==> flow/design.v <==
module fifo_param #(  parameter WIDTH = 64,       
                      parameter DEPTH = 4         
                   )
                 (
                    input  clk,
                    input  rst,
                    input  push,        		 
                    input  pop,         		 
                    input  [WIDTH-1:0] data_in, 
                    output [WIDTH-1:0] data_out,
                    output  fifo_empty,
                    output  fifo_full
                 );
  reg [DEPTH-1:0] write_address;
  reg [DEPTH-1:0] read_address;
  reg [DEPTH-1:0] fifo_count;
  assign high_val 	= 1'b1;
  assign low_val 	= 1'b0;
  assign fifo_full  = (fifo_count == {DEPTH{high_val}} )?1'b1:1'b0;    
  assign fifo_empty = (fifo_count == {DEPTH{low_val}}  )?1'b1:1'b0;    
  always@(posedge clk or posedge rst)
	begin
		if (rst)
			write_address <= 'b0;
		else 
		if (push == 1'b1 && (!fifo_full))                  	 
			write_address <= write_address + 1'b1;
    end
  always@(posedge clk or posedge rst)
	begin
		if (rst)
			read_address <= 'b0;  
		else
			if (pop == 1'b1 && (!fifo_empty))               
				read_address <= read_address +1'b1;
	end
  always@(posedge clk or posedge rst)
	begin
		if (rst)
			fifo_count <= 'b0;    
		else
			if (push== 1'b1 && pop == 1'b0 && (!fifo_full))
				fifo_count <= (fifo_count + 1);              		 
			else
				if (push== 1'b0 && pop == 1'b1 && (!fifo_empty))     
					fifo_count <= (fifo_count - 1);
	end
  mem_param #( WIDTH , DEPTH ) U1 (.clk(clk), .write(push), .waddr(write_address), .raddr(read_address), .wdata(data_in), .rdata(data_out) );
  endmodule   
  module mem_param #(
                     parameter WIDTH = 1024,
                     parameter DEPTH = 8
                  )
                  (
                    input  				clk,
                    input  				write,
                    input  [DEPTH-1:0] 	waddr, 
                    input  [DEPTH-1:0] 	raddr, 
                    input  [WIDTH-1:0] 	wdata, 
                    output [WIDTH-1:0] 	rdata
                 );  
  reg [WIDTH-1:0] mem[0:(2**DEPTH)-1];
  reg [WIDTH-1:0] rdatax;
  assign rdata = rdatax;
  always @(*) 
	begin : read_process                
		rdatax <=  mem[raddr];
	end   
  always @(posedge(clk)) 
    begin : write_process
		if(write) 
			mem[waddr]<= wdata;
	end   
  endmodule  
* From RTL to reports: fifo_param
Tool output for the design above, in the order of the flow.
Lines are those of the file above, counted from 1.
Library cell names are shortened.
The mark -- stands for no value.
- Top :: fifo_param
- Clock input :: clk
- Standard-cell library :: sky130hd
- Timing corner :: tt_025C_1v80

* After elaboration
Source: Yosys, flattened and elaborated, memories not mapped. Widths are those after wreduce. Registers that Yosys merges into a memory's read port (data or address) are not register bits. Print and check cells do not count. Equal cells are merged and count once.
Yosys's memory passes give these memory sizes; they may raise the number of words (mostly to a power of two), join words into wider ones and drop unused or constant bits.
- Output and inout bits :: 66
- Input bits :: 68
- Bits in writable memories :: 1024
- Register bits :: 12
- Elaborated cells :: 28
- Memories :: 1
- Eq/ne operators :: 1
- Muxes and demuxes :: 7
- Add/subtract/negate cells :: 4
- Bitwise logic cells :: 2
- Reduce/logical cells :: 10
** Memory list
- U1.mem :: words 16, width 64, rd ports 1, write ports 1, line 62 : reg [WIDTH-1:0] mem[0:(2**DEPTH)-1];
** Operator list (number)
- 64-bit two-way mux :: 1
- 4-bit by 1-bit adder with 4-bit output with constant B :: 3
- 4-bit two-way mux :: 3
- 1-bit logical AND :: 6
- 4-bit by 1-bit subtractor with 4-bit output with constant B :: 1
- 4-bit equality test with constant B :: 1
- 4-bit zero test :: 1
- 1-bit two-way mux :: 3
- 1-bit inverter :: 2
- 1-bit zero test :: 2
- 2-bit nonzero test :: 1

* Logic depth
Yosys ltp: most cells in a row. Word level: on the elaborated netlist, between registers, memories and ports. Mapped: between sequential cells and ports; inverters and the memories' decode and read muxes count.
- Depth after elaboration :: 6
- ABC_AREA :: 0
- Gate-level depth with buffers :: 7
- Gate-level depth less buffers :: 7

* Mapped cells and area
Source: synth_stat.txt of the flow (Yosys; design flattened, memories mapped). It holds for the ABC_AREA given above (unset counts as 0); a run with the other value may have another netlist.
The area totals of this step are shown rounded.
** Cell types
- edfxtp_1 :: number 1024, total area 3.07E+04 µm²
- mux4_2 :: number 256, total area 5765.53 µm²
- a22oi_1 :: number 128, total area 960.922 µm²
- dfrtp_1 :: number 12, total area 300.288 µm²
- nand2_1 :: number 72, total area 270.259 µm²
- buf_4 :: number 21, total area 157.651 µm²
- clkbuf_1 :: number 33, total area 123.869 µm²
- ha_1 :: number 7, total area 87.584 µm²
- buf_1 :: number 22, total area 82.579 µm²
- and2_1 :: number 13, total area 81.328 µm²
- xnor2_1 :: number 6, total area 52.55 µm²
- buf_2 :: number 10, total area 50.048 µm²
- mux2_2 :: number 3, total area 33.782 µm²
- xor2_1 :: number 3, total area 26.275 µm²
- buf_6 :: number 2, total area 22.522 µm²
- nor2_1 :: number 6, total area 22.522 µm²
- fa_1 :: number 1, total area 20.019 µm²
- inv_1 :: number 5, total area 18.768 µm²
Other cell types: 13; their cells: 19.
- Cells in the netlist :: 1643
- Flip-flops :: 1036
- Buffer cells :: 88
- Sequential part of the area :: 31000 µm²
- Cell area after synthesis :: 39000 µm²
The figures by module come from a second, unflattened synthesis with its own total; it is not the netlist above.
- Cell total of the unflattened synthesis :: 1632
- Area (unflattened synthesis) :: 39000 µm²
Rows give one instance, submodules left out.
** Modules
- mem_param :: area 38000 µm², sequential area 31000 µm², times used 1, cells 1583
- fifo_param :: area 620 µm², sequential area 300 µm², times used 1, cells 49

* Worst setup path after synthesis
OpenSTA on the mapped netlist: ideal clock, no wires. The path of least setup slack (recovery checks aside). Input and output delay are each 20% of the period. Register names are those of the netlist, which keeps one name where synthesis merged equal registers.
- Path kind :: input-to-reg
- Start :: in push
- End :: mem U1.mem[0][0]
- Driving pins on the path :: 3
- Path slack :: 0.966 ns
- Clock period :: 7.75 ns
- Data required time :: 7.185 ns
- Setup time :: 0.565 ns
- Launch time at the first pin :: 1.550 ns
- Path delay :: 5.234 ns
- Buffers on the path :: 1
- Input delay :: 1.550 ns
- Arrival time :: 6.219 ns
- Synthesis period reached :: 6.784 ns
"path delay" is the arrival time less input delay plus setup time.
"driving pins on the path": output pins that drive a net of the path, with the launching flip-flop's if there is one; two outputs of one cell count as two.
"synthesis period reached" = period - worst setup slack (recovery checks aside). The figure is calculated, with input and output delays left at 20% of the set period.
The rows between start and end are the longest chain of elaborated cells between them; the timing report does not say that the signal goes this way. Where chains are equally long, one stands for them.
Each line given opens the expression or statement behind the cell; cells for indexed reads and writes are added by Yosys, which also makes memories of some case tables.
The path ends at the enable pin of a flip-flop; only ways to that pin are counted.
- Cell sequence :: clkbuf_1 > nand2_1 > nor3_1
- Length of the longest elaborated chain :: 1
- Elaborated cells between the ends (all ways) :: 2
- Source lines of those cells :: 1
- Classes of those cells :: mux: 2
** RTL lines, path post-synthesis
- start: declaration :: line 7 : input push,
- 4-bit two-way mux :: line 71 : if(write)
- end: declaration :: line 62 : reg [WIDTH-1:0] mem[0:(2**DEPTH)-1];

* Path in the finished layout
From the final timing report of record 1: the path of least setup slack in the routed layout; clock arrival at registers is part of the times.
- Path kind :: reg-to-output
- Start :: reg read_address[0]
- End :: out data_out[31]
- Clock period :: 6.53 ns
- External output delay :: 1.31 ns
- Driving pins on the path :: 6
- Launch time at the first pin :: 0.63 ns
- Data required time :: 5.22 ns
- Path slack :: 1.61 ns
- Buffers on the path :: 2
- Arrival time :: 3.61 ns
The rows between start and end are the longest chain of elaborated cells between them; the timing report does not say that the signal goes this way. Where chains are equally long, one stands for them.
The chain passes a memory read, where the word-level depth is cut; so it can be longer than that depth.
- Cell sequence :: dfrtp_4 > buf_12 > mux4_2 > a22oi_1 > nand2_1 > clkdlybuf4s50_1
- Length of the longest elaborated chain :: 1
- Elaborated cells between the ends (all ways) :: 1
- Source lines of those cells :: 1
- Classes of those cells :: memory: 1
** RTL lines, path after layout
- start: declaration :: line 15 : reg [DEPTH-1:0] read_address;
- start: assignment :: line 32 : read_address <= 'b0;
- start: assignment :: line 35 : read_address <= read_address +1'b1;
- memory read 16 x 64 bit :: line 62 : reg [WIDTH-1:0] mem[0:(2**DEPTH)-1];
- end: declaration :: line 10 : output [WIDTH-1:0] data_out,

Design fifo_param on sky130hd. What follows are 2 stored runs of the flow, each under its own settings; their order means nothing. The constraints put input and output delay at 20% of the set period each and load the outputs with 0.01 pF.
"allowed time less slack (worst setup path)" means the part of the period allowed to the worst setup path (the constraints hold back 20% at inputs and 20% at outputs) less its slack; where the path has registers, the arrival times of their clocks count too.
Results are given in rounded form.

* Record 1
** Files
==> flow/run.sh <==
#!/bin/bash
# the make line also repeats the synthesis and layout settings of config.mk as NAME=value (left out here)
make -C /OpenROAD-flow-scripts/flow DESIGN_CONFIG=/design/flow/config.mk WORK_HOME=/design/flow/orfs CLKGATE_MAP_FILE= finish
==> flow/config.mk <==
export PLATFORM = sky130hd
export DESIGN_NAME = fifo_param
export DESIGN_NICKNAME = fifo_param
export VERILOG_FILES = /design/flow/design.v
export SDC_FILE = /design/flow/constraint.sdc
export NUM_CORES = 4
export LEC_CHECK = 0
export CAP_MARGIN = 25
export CELL_PAD_IN_SITES_DETAIL_PLACEMENT = 0
export CELL_PAD_IN_SITES_GLOBAL_PLACEMENT = 2
export CORE_ASPECT_RATIO = 1.78
export CORE_MARGIN = 10
export CORE_UTILIZATION = 60
export MIN_ROUTING_LAYER = met1
export PLACE_DENSITY = 0.7
export SLEW_MARGIN = 20
==> flow/constraint.sdc <==
create_clock -name core_clock -period 6.53 [get_ports {clk}]
set_input_delay 1.3060 -clock core_clock [delete_from_list [all_inputs] [get_ports {clk}]]
set_output_delay 1.3060 -clock core_clock [all_outputs]
set_load 0.01 [all_outputs]
** Results
- Setup TNS :: 0.000 ns
- Worst slack on setup checks :: 1.6 ns
- Area of the die :: 76,000 µm²
- Allowed time less slack (worst setup path) :: 3.61 ns
- Worst path kind :: reg-to-output
- Utilization after routing :: 69%
- Netlist area reported by Yosys :: 39,000 µm²

* Record 2
** Files
==> flow/run.sh <==
#!/bin/bash
# the make line also repeats the synthesis and layout settings of config.mk as NAME=value (left out here)
make -C /OpenROAD-flow-scripts/flow DESIGN_CONFIG=/design/flow/config.mk WORK_HOME=/design/flow/orfs CLKGATE_MAP_FILE= finish
==> flow/config.mk <==
export PLATFORM = sky130hd
export DESIGN_NAME = fifo_param
export DESIGN_NICKNAME = fifo_param
export VERILOG_FILES = /design/flow/design.v
export SDC_FILE = /design/flow/constraint.sdc
export NUM_CORES = 4
export LEC_CHECK = 0
export CAP_MARGIN = 20
export CORE_MARGIN = 2
export CORE_UTILIZATION = 42
export CTS_CLUSTER_DIAMETER = 231
export CTS_CLUSTER_SIZE = 10
export GPL_TIMING_DRIVEN = 0
export MAX_ROUTING_LAYER = met5
export PLACE_DENSITY_LB_ADDON = 0.06
export SETUP_SLACK_MARGIN = -0.04
export SLEW_MARGIN = 40
export TNS_END_PERCENT = 45
==> flow/constraint.sdc <==
create_clock -name core_clock -period 7.39 [get_ports {clk}]
set_input_delay 1.4780 -clock core_clock [delete_from_list [all_inputs] [get_ports {clk}]]
set_output_delay 1.4780 -clock core_clock [all_outputs]
set_load 0.01 [all_outputs]
** Results
- Setup TNS :: 0.000 ns
- Worst slack on setup checks :: 2.1 ns
- Area of the die :: 95,000 µm²
- Allowed time less slack (worst setup path) :: 3.82 ns
- Worst path kind :: reg-to-output
- Utilization after routing :: 50%
- Netlist area reported by Yosys :: 39,000 µm²
